==> flow/design.v <==
module sipo (
  input wire clk,
  input wire reset,
  input wire serial_in,
  output reg [199:0] parallel_out,
  output wire empty,
  output wire full
);
  reg [9:0] rd_ptr, wr_ptr;
  reg [199:0] mem;
  always @(posedge clk or posedge reset) begin
    if (reset) begin
      rd_ptr <= 10'b0;
      wr_ptr <= 10'b0;
    end else begin
      if (!full && !empty) begin
        mem[wr_ptr] <= serial_in;
        wr_ptr <= wr_ptr + 1;
      end
      if (!empty) begin
        parallel_out <= mem;
        rd_ptr <= rd_ptr + 1;
      end
    end
  end
  assign empty = (rd_ptr == wr_ptr);
  assign full = (wr_ptr - rd_ptr == 200);
endmodule
# Reports on sipo
# The steps from the RTL of sipo to its reports follow in flow order.
# Lines are those of the file above, counted from 1.
# Cell names lack the library's common part.
# A cell with n/a has no value.
# setup
design	sipo
clock_port	clk
library	sky130hd
pvt_corner	tt_025C_1v80

# Elaborated design
# Counts by Yosys on the flattened word-level netlist (proc, flatten, opt, wreduce; memories kept). Register bits leave out memories and registers merged into their read ports (data or address); mux counts leave out enables and synchronous resets folded into registers. Print and check cells are left out. Cells with the same type and inputs are merged into one.
# op_classes
reduce_and_logical	5
n_addsub	4
equal	2
n_logic	5
shifts	2
# ops
op	n
1-bit by 11-bit variable shift with 200-bit output	1
1-bit by 11-bit variable shift with 200-bit output (first input constant)	1
200-bit bitwise AND	1
200-bit bitwise OR	1
200-bit NOT	1
32-bit by 8-bit equality test with 1-bit output (second input constant)	1
10-bit by 1-bit adder with 10-bit output (second input constant)	2
10-bit by 10-bit subtractor with 11-bit output	1
10-bit negator with 11-bit output	1
10-bit equality test	1
2-bit AND reduction	2
1-bit NOT	2
1-bit logical NOT	2
1-bit logical AND	1
# bits
input_bits	3
wordCells	22
regBits	420

# Logic depth
# Yosys ltp: most cells in a row. Word level: on the elaborated netlist, between registers, memories and ports. Mapped: between sequential cells and ports; inverters and the memories' decode and read muxes count.
# depth
ltp_word	5
abc_area	0
ltp_mapped	13

# Mapped cells and area
# Source: synth_stat.txt of the flow (Yosys; design flattened, memories mapped). It holds for the ABC_AREA given above (unset counts as 0); a run with the other value may have another netlist.
# mapped
ffs	420
yosys_area_um2	16363.2
cells	1141
buffers	53
# types
cell_type	n	type_area_um2
edfxtp_1	400	1.2E+04
o21ai_0	398	1991.91
dfrtp_1	20	500.48
nand2_1	72	270.259
ha_1	15	187.68
clkbuf_1	49	183.926
xnor2_1	17	148.893
inv_1	20	75.072
nand3_1	15	75.072
nor3_1	12	60.058
nor2_1	14	52.55
xor2_1	6	52.55
nand2b_1	8	50.048
mux2_2	4	45.043
nor2b_1	7	43.792
o21ai_1	8	40.038
a21oi_1	7	35.034
nor4_1	5	31.28
# Other cell types: 38; their cells: 64.

# Timing after synthesis
# Source: OpenSTA report_checks on the synthesized netlist (no wires, ideal clock, input and output delay 20% of the period each), path of least setup slack; recovery checks are left aside. Register names are those of the netlist, which keeps one name where synthesis merged equal registers.
# synth_timing
path_kind	in2reg
start	input port reset
end	register mem[0]
setup_ns	1.008
setup_slack_ns	-0.198
tclk_ns	18.2
n_path_buf	0
t_first_pin_ns	3.640
input_delay_ns	3.640
path_stages	1
delay_ns	14.758
t_arrival_ns	17.390
period_less_setup_slack_ns	18.398
# "delay_ns" is the arrival time less input delay plus setup time.
# "path_stages" counts driving pins, that of a launching flip-flop among them; a cell with two outputs on the path counts twice.
# "period_less_setup_slack_ns" is the clock period less the worst setup slack; recovery checks do not enter. This is arithmetic on one report: input and output delays are still those of the set period (20% each).
# The rows between start and end are the longest chain of elaborated cells between them; the timing report does not say that the signal goes this way. Where chains are equally long, one stands for them.
# Each line given opens the expression or statement behind the cell; cells for indexed reads and writes are added by Yosys, which also makes memories of some case tables.
# synth_between
path_cell_list	nor3_1
elab_chain_cells	2
cone_cells	2
cone_lines	0
# synth_rtl
item	line_no	text
start, declared	3	input wire reset,
1-bit NOT	n/a
2-bit AND reduction	n/a
end, assigned	17	mem[wr_ptr] <= serial_in;
end, declared	10	reg [199:0] mem;

# Path in the finished layout
# Path of least setup slack in the final report of run 1 (OpenROAD, finished layout, wires in). Where an end is a register, its clock arrival counts in the times.
# layout_timing
path_kind	reg2out
start	register wr_ptr[4]
end	output port full
n_path_buf	2
path_stages	9
t_arrival_ns	3.65
setup_slack_ns	9.55
t_first_pin_ns	0.49
output_delay_ns	3.30
tclk_ns	16.5
# The rows between start and end are the longest chain of elaborated cells between them; the timing report does not say that the signal goes this way. Where chains are equally long, one stands for them.
# layout_between
path_cell_list	dfrtp_1 > ha_1 > nand3_1 > o21bai_1 > a31oi_1 > or4_1 > a221oi_1 > buf_4 > clkdlybuf4s50_1
elab_chain_cells	2
cone_cells	2
cone_lines	1
# layout_rtl
item	line_no	text
start, declared	9	reg [9:0] rd_ptr, wr_ptr;
start, assigned	14	wr_ptr <= 10'b0;
start, assigned	18	wr_ptr <= wr_ptr + 1;
10-bit by 10-bit subtractor with 11-bit output	27	assign full = (wr_ptr - rd_ptr == 200);
32-bit by 8-bit equality test with 1-bit output	27
end, declared	7	output wire full

# Measured data: module sipo, platform sky130hd, 2 stored runs of the flow under differing settings, order arbitrary. Input and output delays are each 20% of the period that was set; the output load is 0.01 pF.
# "achieved_period_ns" means the clock period less the worst setup slack. The figure is calculated, with input and output delays left at 20% of the set period.
# "worst_setup_path_time_ns": the worst setup path's part of the clock period (all of it between registers, 20% less for each end at a port) less its slack. A launch clock that arrives late makes it longer, a capture clock that arrives late makes it shorter.
# A setting shown as n/a is not set for that run.
item,run 1,run 2
period_ns,16.5,24.7
CORE_UTILIZATION,53,26
SETUP_SLACK_MARGIN,-0.25,3.92
CORE_ASPECT_RATIO,0.63,n/a
CTS_CLUSTER_SIZE,82,77
CTS_CLUSTER_DIAMETER,84,397
CAP_MARGIN,20,20
CORE_MARGIN,2,6
SLEW_MARGIN,20,20
CELL_PAD_IN_SITES_GLOBAL_PLACEMENT,n/a,1
CELL_PAD_IN_SITES_DETAIL_PLACEMENT,n/a,0
ABC_AREA,n/a,0
GPL_TIMING_DRIVEN,n/a,1
setup_tns_ns,0.000,0.000
design.die.area_um2,32333.4,69100.6
worst_setup_path_time_ns,3.65,3.70
worstPathKind,reg2out,reg2out
yosys.chip_area_um2,16363.2,16363.2
post_route_util_pct,63.2,31.8
achieved_period_ns,6.947,8.638
fin_ws_ns,9.553,16.062
