==> flow/design.v <==
module piso(
  input wire clk,
  input wire reset,
  input wire [1023:0] parallel_in,
  output reg serial_out,
  output wire empty,
  output wire full
);
  reg [9:0] rd_ptr;
  reg [9:0] wr_ptr;
  reg [1023:0] mem;
  always@(posedge clk)
  begin
    if (reset)
    begin
      rd_ptr <= 10'b0;
      wr_ptr <= 10'b0;
    end
    else
    begin
      if (!full)
      begin
        mem[wr_ptr] <= parallel_in;
        wr_ptr <= wr_ptr + 1;
      end
      if (!empty) 
      begin
        serial_out <= mem[rd_ptr];
        rd_ptr <= rd_ptr + 1;
      end
    end
  end
  assign empty = (rd_ptr == wr_ptr);
  assign full = ((wr_ptr - rd_ptr) == 1024);
endmodule
* From RTL to reports: piso
What the tools print for piso, step after step.
Lines are those of the file above, counted from 1.
Cell names lack the library's common part.
Not given: --
- Top :: piso
- Clock :: clk
- Library :: sky130hd
- Timing corner :: tt_025C_1v80

* After elaboration
Source: Yosys, flattened and elaborated, memories not mapped. Widths are those after wreduce. Registers that Yosys merges into a memory's read port (data or address) are not register bits. Print and check cells do not count. Equal cells are merged and count once.
- Bits in registers :: 1045
- Input bits :: 1026
- Elaborated cells :: 21
- Add/sub/neg operators :: 4
- Equal/unequal tests :: 2
- Shift operators :: 3
- Bitwise gates (word level) :: 6
- Reductions and logical operators :: 2
** Operators with widths (number)
- 1-bit by 11-bit variable shift with 1024-bit output :: 1
- 1-bit by 11-bit variable shift with 1024-bit output (first input constant) :: 1
- 1024-bit by 10-bit variable part select with 1-bit output :: 1
- 1024-bit AND :: 1
- 1024-bit OR :: 1
- 1024-bit inverter :: 1
- 32-bit by 11-bit equality test with 1-bit output (second input constant) :: 1
- 10-bit by 1-bit adder with 10-bit output (second input constant) :: 2
- 10-bit by 10-bit subtractor with 11-bit output :: 1
- 10-bit negation with 11-bit output :: 1
- 10-bit equality test :: 1
- 2-bit AND reduction :: 2
- 1-bit inverter :: 3

* Longest topological paths
Longest topological path by Yosys (ltp), each cell counted once; first at word level (registers and memories cut), then after technology mapping (sequential cells cut; the memories' decode and read muxes count).
- Word-level depth :: 5
- ABC_AREA :: 0
- Mapped depth :: 15
- Gate-level depth less buffers :: 10

* Netlist
Yosys stat after the flow's synthesis: flattened, memories mapped to cells. It holds for the ABC_AREA given above (unset counts as 0); a run with the other value may have another netlist.
Totals and module areas in this step are rounded.
- Cells in the netlist :: 4764
- Chip area (Yosys) :: 54000 µm²
- Sequential part of the area :: 31000 µm²
- Flip-flop cells :: 1045
- Buffers :: 498
** Cells by type
- edfxtp_1 :: number 1025, area in all 3.08E+04 µm²
- o21ai_0 :: number 1777, area in all 8893.53 µm²
- mux4_2 :: number 228, area in all 5.13E+03 µm²
- nand2_1 :: number 417, area in all 1.57E+03 µm²
- clkbuf_1 :: number 392, area in all 1.47E+03 µm²
- nand3_1 :: number 279, area in all 1.4E+03 µm²
- mux2i_1 :: number 89, area in all 890.854 µm²
- dfxtp_1 :: number 20, area in all 400.384 µm²
- nor2_1 :: number 76, area in all 285.274 µm²
- buf_2 :: number 49, area in all 245.235 µm²
- a22oi_1 :: number 30, area in all 225.216 µm²
- buf_6 :: number 17, area in all 191.434 µm²
- o21ai_1 :: number 38, area in all 190.182 µm²
- a21oi_1 :: number 35, area in all 175.168 µm²
- a221oi_1 :: number 20, area in all 175.168 µm²
- buf_4 :: number 19, area in all 142.637 µm²
- xnor2_1 :: number 15, area in all 131.376 µm²
- xor2_1 :: number 13, area in all 113.859 µm²
Other cell types: 58; their cells: 225.

* Timing after synthesis
OpenSTA on the mapped netlist: ideal clock, no wires. The path of least setup slack (recovery checks aside). Input and output delay are each 20% of the period. Register names are those of the netlist, which keeps one name where synthesis merged equal registers.
- Path type :: input to register
- From :: input port reset
- To :: register mem[0]
- Period :: 36300 ps
- External input delay :: 7260 ps
- Setup time :: 1356 ps
- Time at the first pin :: 7260 ps
- Arrival time :: 27062 ps
- Setup slack :: 7882 ps
- Delay of the path :: 21158 ps
- Stages on the path :: 2
- Path buffers :: 1
- Synthesis period reached :: 28418 ps
"delay of the path" is the arrival time less input delay plus setup time.
"stages on the path" counts driving pins, that of a launching flip-flop among them; a cell with two outputs on the path counts twice.
"synthesis period reached" = period - worst setup slack (recovery checks aside). The figure is calculated, with input and output delays left at 20% of the set period.
The rows between start and end are the longest chain of elaborated cells between them; the timing report does not say that the signal goes this way. Where chains are equally long, one stands for them.
A line is the first line of the expression or statement that the cell stems from. Yosys adds cells for indexed reads and writes and turns some case tables into memories.
- Path through :: clkbuf_1 inv_1
- Cells in the longest elaborated chain :: 2
- Elaborated cells on any way between the ends :: 2
- RTL lines with such cells :: 0
** RTL lines, path post-synthesis
- from (decl) :: line 3 : input wire reset,
- 1-bit inverter
- 2-bit AND reduction
- to (assign) :: line 23 : mem[wr_ptr] <= parallel_in;
- to (decl) :: line 11 : reg [1023:0] mem;

* Worst path after layout
Path of least setup slack in the final report of job 1 (OpenROAD, finished layout, wires in). Where an end is a register, its clock arrival counts in the times.
The report prints the path's times to 10 ps; the period is as set.
- Path type :: register to output
- From :: register rd_ptr[0]
- To :: output port empty
- Period :: 25600 ps
- External output delay :: 5120 ps
- Time at the first pin :: 720 ps
- Arrival time :: 3320 ps
- Setup slack :: 17160 ps
- Stages on the path :: 6
- Path buffers :: 1
The rows between start and end are the longest chain of elaborated cells between them; the timing report does not say that the signal goes this way. Where chains are equally long, one stands for them.
- Path through :: dfxtp_4 xor2_1 nor4_1 nand4_1 inv_1 clkdlybuf4s50_1
- Cells in the longest elaborated chain :: 1
- Elaborated cells on any way between the ends :: 1
- RTL lines with such cells :: 1
** RTL lines, path post-layout
- from (decl) :: line 9 : reg [9:0] rd_ptr;
- from (assign) :: line 16 : rd_ptr <= 10'b0;
- from (assign) :: line 29 : rd_ptr <= rd_ptr + 1;
- 10-bit equality test :: line 33 : assign empty = (rd_ptr == wr_ptr);
- to (decl) :: line 6 : output wire empty,

Memo
Re: implementation data of piso

Stored flow runs of piso (2 of them; Yosys, OpenROAD, sky130hd). They differ in their settings and are not a sequence. Constraints: input delay and output delay 20% of the set period each, output load 0.01 pF.
By "clock period achieved" is meant the clock period of the run minus its worst setup slack. This is arithmetic on one report: input and output delays are still those of the set period (20% each).
"time of the worst setup path" means the part of the period allowed to the worst setup path (the constraints hold back 20% at inputs and 20% at outputs) less its slack; where the path has registers, the arrival times of their clocks count too.
"total power of the final layout" is the tool's figure for a default switching activity; nothing was simulated.
"time of the worst setup path" is known to 10 ps.
Measured values are rounded.

** Job 1
- Settings :: period_ns=25.6; CORE_UTILIZATION=61; SETUP_SLACK_MARGIN=0.87; CORE_MARGIN=4; CELL_PAD_IN_SITES_GLOBAL_PLACEMENT=0; CELL_PAD_IN_SITES_DETAIL_PLACEMENT=0; CTS_CLUSTER_SIZE=87; MAX_ROUTING_LAYER=met4; CAP_MARGIN=20; SLEW_MARGIN=20
- Setup slack of the worst path :: 17000 ps
- Utilization of the finished layout :: 66%
- Post-synthesis cell area :: 54000 µm²
- Final worst hold slack :: 580 ps
- Time of the worst setup path :: 3320 ps
- Worst setup path type :: register to output
- Total power of the final layout :: 4900 µW
- Post-route setup TNS :: 0 ps
- Die size :: 94000 µm²
- Clock period achieved :: 8440 ps
- Standard-cell area of the final layout :: 58000 µm²

** Job 2
- Settings :: period_ns=30.8; CORE_UTILIZATION=65; CAP_MARGIN=20; CORE_MARGIN=2; SLEW_MARGIN=20
- Setup slack of the worst path :: 21000 ps
- Utilization of the finished layout :: 70%
- Post-synthesis cell area :: 54000 µm²
- Final worst hold slack :: 580 ps
- Time of the worst setup path :: 3610 ps
- Worst setup path type :: input to register
- Total power of the final layout :: 4000 µW
- Post-route setup TNS :: 0 ps
- Die size :: 86000 µm²
- Clock period achieved :: 9773 ps
- Standard-cell area of the final layout :: 58000 µm²
